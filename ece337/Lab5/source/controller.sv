==> flow/design.v <==
module controller(
    input wire clk,
    input wire n_reset,
    input wire dr,
    input wire lc,
    input wire overflow,
    output reg cnt_up,
    output reg clear,
    output wire modwait,
    output reg [2:0] op,
    output reg [3:0] src1,
    output reg [3:0] src2,
    output reg [3:0] dest,
    output reg err
);
    typedef enum bit [4:0] {IDLE, EIDLE, STORE, ZERO, SORT1, SORT2, SORT3, SORT4, MUL1, ADD1, MUL2, SUB1, MUL3, ADD2, MUL4, SUB2, LOADEXT1, WAIT1, LOADEXT2, WAIT2, LOADEXT3, WAIT3, LOADEXT4} stateType;
    typedef enum bit [2:0] {NOP, COPY, LOAD1, LOAD2, ADD, SUB, MUL} opcode;
    stateType state;
    stateType next_state;
    opcode curr_op;
    reg next_modwait;
    reg curr_modwait;
    always_ff @(posedge clk, negedge n_reset)begin
        if(n_reset == 0)begin
            state <= IDLE;
            curr_modwait <= 0;
        end
        else begin
            state <= next_state;
            curr_modwait <= next_modwait;
        end
    end
    always_comb begin
        next_state = state;
	    case(state)
		    EIDLE:begin
			    if(lc == 1'b1)
				    next_state = LOADEXT1;
			    else if(dr == 1'b1)
				    next_state = STORE;
			    else
				    next_state = EIDLE;
		    end
		    IDLE:begin
			    if(lc == 1'b1)
				    next_state = LOADEXT1;
			    else if(dr == 1'b1)
				    next_state = STORE;
			    else
				    next_state = IDLE;
		    end
		    STORE:begin
			    if(dr == 1)
				    next_state = ZERO;
			    else
				    next_state = EIDLE;
		    end
		    ZERO:begin
			    next_state = SORT1;
		    end
		    SORT1:begin
			    next_state = SORT2;
		    end
		    SORT2:begin
			    next_state = SORT3;
		    end
		    SORT3:begin
			    next_state = SORT4;
		    end
		    SORT4:begin
			    next_state = MUL4;
		    end
		    MUL1:begin
			    next_state = SUB1;
		    end
		    SUB1:begin
			    if(overflow == 1)
				    next_state = EIDLE;
			    else
				    next_state = IDLE;
		    end
		    MUL2:begin
			    next_state = ADD1;
		    end
		    ADD1:begin
			    if(overflow == 1)
				    next_state = EIDLE;
			    else
				    next_state = MUL1;
		    end
		    MUL3:begin
			    next_state = SUB2;
		    end
		    SUB2:begin
			    if(overflow == 1)
				    next_state = EIDLE;
			    else
				    next_state = MUL2;
		    end
		    MUL4:begin
			    next_state = ADD2;
		    end
		    ADD2:begin
			    if(overflow == 1)
				    next_state = EIDLE;
			    else
				    next_state = MUL3;
		    end
		    LOADEXT1:begin
			    next_state = WAIT1;
		    end
		    WAIT1:begin
			    if (lc == 1'b1)
				    next_state = LOADEXT2;
			    else
				    next_state = WAIT1;
		    end
		    LOADEXT2:begin
			    next_state = WAIT2;
		    end
		    WAIT2:begin
			    if (lc == 1'b1)
				    next_state = LOADEXT3;
			    else
				    next_state = WAIT2;
		    end
		    LOADEXT3:begin
			    next_state = WAIT3;
		    end
		    WAIT3:begin
			    if(lc == 1'b1)
				    next_state = LOADEXT4;
			    else
				    next_state = WAIT3;
		    end
		    LOADEXT4:begin
			    next_state = IDLE;
		    end
	    endcase
    end
    always_comb begin	
	    cnt_up = 0;
	    clear = 0;
	    curr_op = NOP;
	    next_modwait = 1;
	    src1 = 0;
	    src2 = 0;
	    dest = 0;
	    err = 0;
	    if(state == IDLE)begin
		    next_modwait = 0;
	    end
	    else if(state == STORE)begin
		    curr_op = LOAD1;
		    dest = 5;
	    end
	    else if(state == ZERO)begin 
		    curr_op = SUB;
		    src1 = 0;
		    src2 = 0;
		    dest = 0;
		    cnt_up = 1;
	    end
	    else if(state == SORT1)begin
		    curr_op = COPY;
		    src1 = 2;
		    dest = 1;
	    end
	    else if(state == SORT2)begin
		    curr_op = COPY;
		    src1 = 3;
		    dest = 2;
	    end
	    else if(state == SORT3)begin
		    curr_op = COPY;
		    src1 = 4;
		    dest = 3;
	    end
	    else if(state == SORT4)begin
		    curr_op = COPY;
		    src1 = 5;
		    dest = 4;
	    end
	    else if(state == MUL1)begin
		    curr_op = MUL;
		    src1 = 1;
		    src2 = 7;
		    dest = 6;
	    end
	    else if(state == SUB1)begin
		    curr_op = SUB;
		    src1 = 0;
		    src2 = 6;
		    dest = 0;
	    end
	    else if(state == MUL2)begin
		    curr_op = MUL;
		    src1 = 2;
		    src2 = 8;
		    dest = 6;
	    end
	    else if(state == ADD1)begin
		    curr_op = ADD;
		    src1 = 0;
		    src2 = 6;
		    dest = 0;
	    end
	    else if(state == MUL3)begin
		    curr_op = MUL;
		    src1 = 3;
		    src2 = 9;
		    dest = 6;
	    end
	    else if(state == SUB2)begin
		    curr_op = SUB;
		    src1 = 0;
		    src2 = 6;
		    dest = 0;
	    end
	    else if(state == MUL4)begin
		    curr_op = MUL;
		    src1 = 4;
		    src2 = 10;
		    dest = 6;
	    end
	    else if(state == ADD2)begin
		    curr_op = ADD;
		    src1 = 0;
		    src2 = 6;
		    dest = 0;
	    end
	    else if(state == LOADEXT1)begin
		    curr_op = LOAD2;
		    dest = 7;
		    clear = 1;
	    end
	    else if(state == LOADEXT2)begin
		    curr_op = LOAD2;
		    dest = 8;
	    end
	    else if(state == LOADEXT3)begin
		    curr_op = LOAD2;
		    dest = 9;
	    end
	    else if(state == LOADEXT4)begin
		    curr_op = LOAD2;
		    dest = 10;
	    end
	    else if(state == WAIT1)begin
		    next_modwait = 0;
	    end
	    else if(state == WAIT2)begin
		    next_modwait = 0;
	    end
	    else if(state == WAIT3)begin
		    next_modwait = 0;
	    end
	    else if(state == EIDLE)begin
		    err = 1;
		    next_modwait = 0;
	    end
    end
    assign modwait = curr_modwait;
    assign op = curr_op;
endmodule
Step by step through the tools: controller
The steps from the RTL of controller to its reports follow in flow order.
Line numbers count from 1 in the design file above.
Library cell names are shortened.
A cell with -- has no value.
Set-up
  design top: controller
  clock input: clk
  standard-cell library: sky130hd
  timing corner: tt_025C_1v80

Word level
Counts by Yosys on the flattened word-level netlist (proc, flatten, opt, wreduce; memories kept). Register bits leave out memories and registers merged into their read ports (data or address). Print and check cells are left out.
Cells by class
  equality and inequality tests: 22
  multiplexer cells: 145
  reductions and logical operators: 2
Operators with widths (count)
  4-bit 2-to-1 mux: 36
  5-bit parallel mux with 23-bit select: 1
  3-bit 2-to-1 mux: 31
  1-bit 2-to-1 mux: 66
  5-bit by 4-bit equality test with 1-bit output (second input constant): 8
  5-bit equality test (second input constant): 7
  23-bit nonzero test: 1
  5-bit by 3-bit equality test with 1-bit output (second input constant): 4
  2-bit 2-to-1 mux: 9
  5-bit by 2-bit equality test with 1-bit output (second input constant): 2
  5-bit 2-to-1 mux: 2
  5-bit by 1-bit equality test with 1-bit output (second input constant): 1
  5-bit logical NOT: 1
Storage and ports
  register bits after elaboration: 6
  output and inout bits: 19
  word-level cells: 171

Depth
Longest topological path by Yosys (ltp), each cell counted once; first at word level (registers and memories cut), then after technology mapping (sequential cells cut; the memories' decode and read muxes count).
Logic depth
  depth in word-level cells: 24
  ABC_AREA: 0
  mapped depth: 6
  mapped depth without buffers: 4

Netlist
Source: synth_stat.txt of the flow (Yosys; design flattened, memories mapped). It holds for the ABC_AREA given above (unset counts as 0); a run with the other value may have another netlist.
Totals and module areas in this step are rounded.
Cells by type
  dfrtp_1: count 23, total area 575.552 sq um
  nor2_1: count 17, total area 63.811 sq um
  a21oi_1: count 9, total area 45.043 sq um
  a21o_1: count 5, total area 37.536 sq um
  nor3_1: count 7, total area 35.034 sq um
  a211oi_1: count 4, total area 30.029 sq um
  inv_1: count 8, total area 30.029 sq um
  dfstp_2: count 1, total area 26.275 sq um
  and2_1: count 4, total area 25.024 sq um
  nor2b_1: count 4, total area 25.024 sq um
  nor4_1: count 4, total area 25.024 sq um
  o21a_1: count 3, total area 22.522 sq um
  or4_1: count 3, total area 22.522 sq um
  a31oi_1: count 3, total area 18.768 sq um
  or2_2: count 3, total area 18.768 sq um
  or3_1: count 3, total area 18.768 sq um
  nand2_1: count 4, total area 15.014 sq um
  o21ai_0: count 3, total area 15.014 sq um
Not listed: further types 17, cells in them 20.
Mapped netlist
  cells in the netlist: 128
  synthesis area: 1200 sq um
  mapped flip-flops: 24
  buffers: 5

Worst setup path after synthesis
Path of least setup slack by OpenSTA after synthesis, without wires, with an ideal clock, recovery checks aside; 20% of the period is set as input and as output delay. Where synthesis merged equal registers, the netlist keeps one of their names.
Timing path post-synthesis
  path kind: flip-flop to output port
  start point: register state
  end point: output port op[1]
  clock period: 2000 ps
  data arrival time: 1638 ps
  required time: 1600 ps
  slack: -38 ps
  delay of the path: 1638 ps
  driving pins on the path: 5
  path buffers: 0
  period reached after synthesis: 2038 ps
"delay of the path" is the arrival time less input delay plus setup time.
A path that ends at an output port has no setup time.
"driving pins on the path" counts driving pins, that of a launching flip-flop among them; a cell with two outputs on the path counts twice.
"period reached after synthesis" = period - worst setup slack (recovery checks aside). The figure is calculated, with input and output delays left at 20% of the set period.
An end named without its bit number is one bit of that signal or, where synthesis recoded a state register, one of its new flip-flops.
On the way, post-synthesis
  cells stage by stage: dfrtp_1 -> or4_4 -> or4_1 -> a31o_1 -> nand2_1
Ends and longest elaborated chain, post-synthesis
  from (decl): RTL line 18  | stateType state;
  from (assign): RTL line 25  | state <= IDLE;
  from (assign): RTL line 29  | state <= next_state;
  to (decl): RTL line 10  | output reg [2:0] op,
Chain of elaborated cells between the ends: none given.

Timing after layout
From the final timing report of stored run 1: the path of least setup slack in the routed layout; clock arrival at registers is part of the times.
The report prints the path's times to 10 ps; the period is as set.
Timing path after layout
  path kind: flip-flop to output port
  start point: register state
  end point: output port op[0]
  clock period: 1760 ps
  data arrival time: 2080 ps
  required time: 1410 ps
  slack: -670 ps
  driving pins on the path: 7
  path buffers: 2
An end named without its bit number is one bit of that signal or, where synthesis recoded a state register, one of its new flip-flops.
On the way, after layout
  cells stage by stage: dfrtp_1 -> or4_4 -> buf_6 -> nor2_4 -> o21ai_0 -> a21o_1 -> clkdlybuf4s15_2
Ends and longest elaborated chain, after layout
  from (decl): RTL line 18  | stateType state;
  from (assign): RTL line 25  | state <= IDLE;
  from (assign): RTL line 29  | state <= next_state;
  to (decl): RTL line 10  | output reg [2:0] op,
Chain of elaborated cells between the ends: none given.

Flow measurements of controller on sky130hd: 2 stored runs with different settings, listed in no order. Input and output delays are each 20% of the period that was set; the output load is 0.01 pF.
"power consumption" is the tool's figure for a default switching activity; nothing was simulated.
Measured values are rounded.

==> stored run 1: settings <==
{ "period_ns": 1.76, "CAP_MARGIN": 20, "CORE_MARGIN": 2, "CORE_UTILIZATION": 40, "SLEW_MARGIN": 20 }
==> stored run 1: results <==
power consumption: 1600 µW
setup slack of the worst path: -670 ps
total negative slack on setup checks: -7700 ps
cell area after synthesis: 1200 sq um
standard-cell area after routing: 2000 sq um
die outline area: 3400 sq um

==> stored run 2: settings <==
{ "period_ns": 2.49, "CORE_UTILIZATION": 49, "SETUP_SLACK_MARGIN": 0.06, "HOLD_SLACK_MARGIN": 0.13, "TNS_END_PERCENT": 35, "ABC_AREA": 0, "GPL_ROUTABILITY_DRIVEN": 0, "MAX_ROUTING_LAYER": "met5", "CAP_MARGIN": 20, "CORE_MARGIN": 2, "SLEW_MARGIN": 20 }
==> stored run 2: results <==
power consumption: 1100 µW
setup slack of the worst path: -58 ps
total negative slack on setup checks: -97 ps
cell area after synthesis: 1200 sq um
standard-cell area after routing: 1700 sq um
die outline area: 2800 sq um
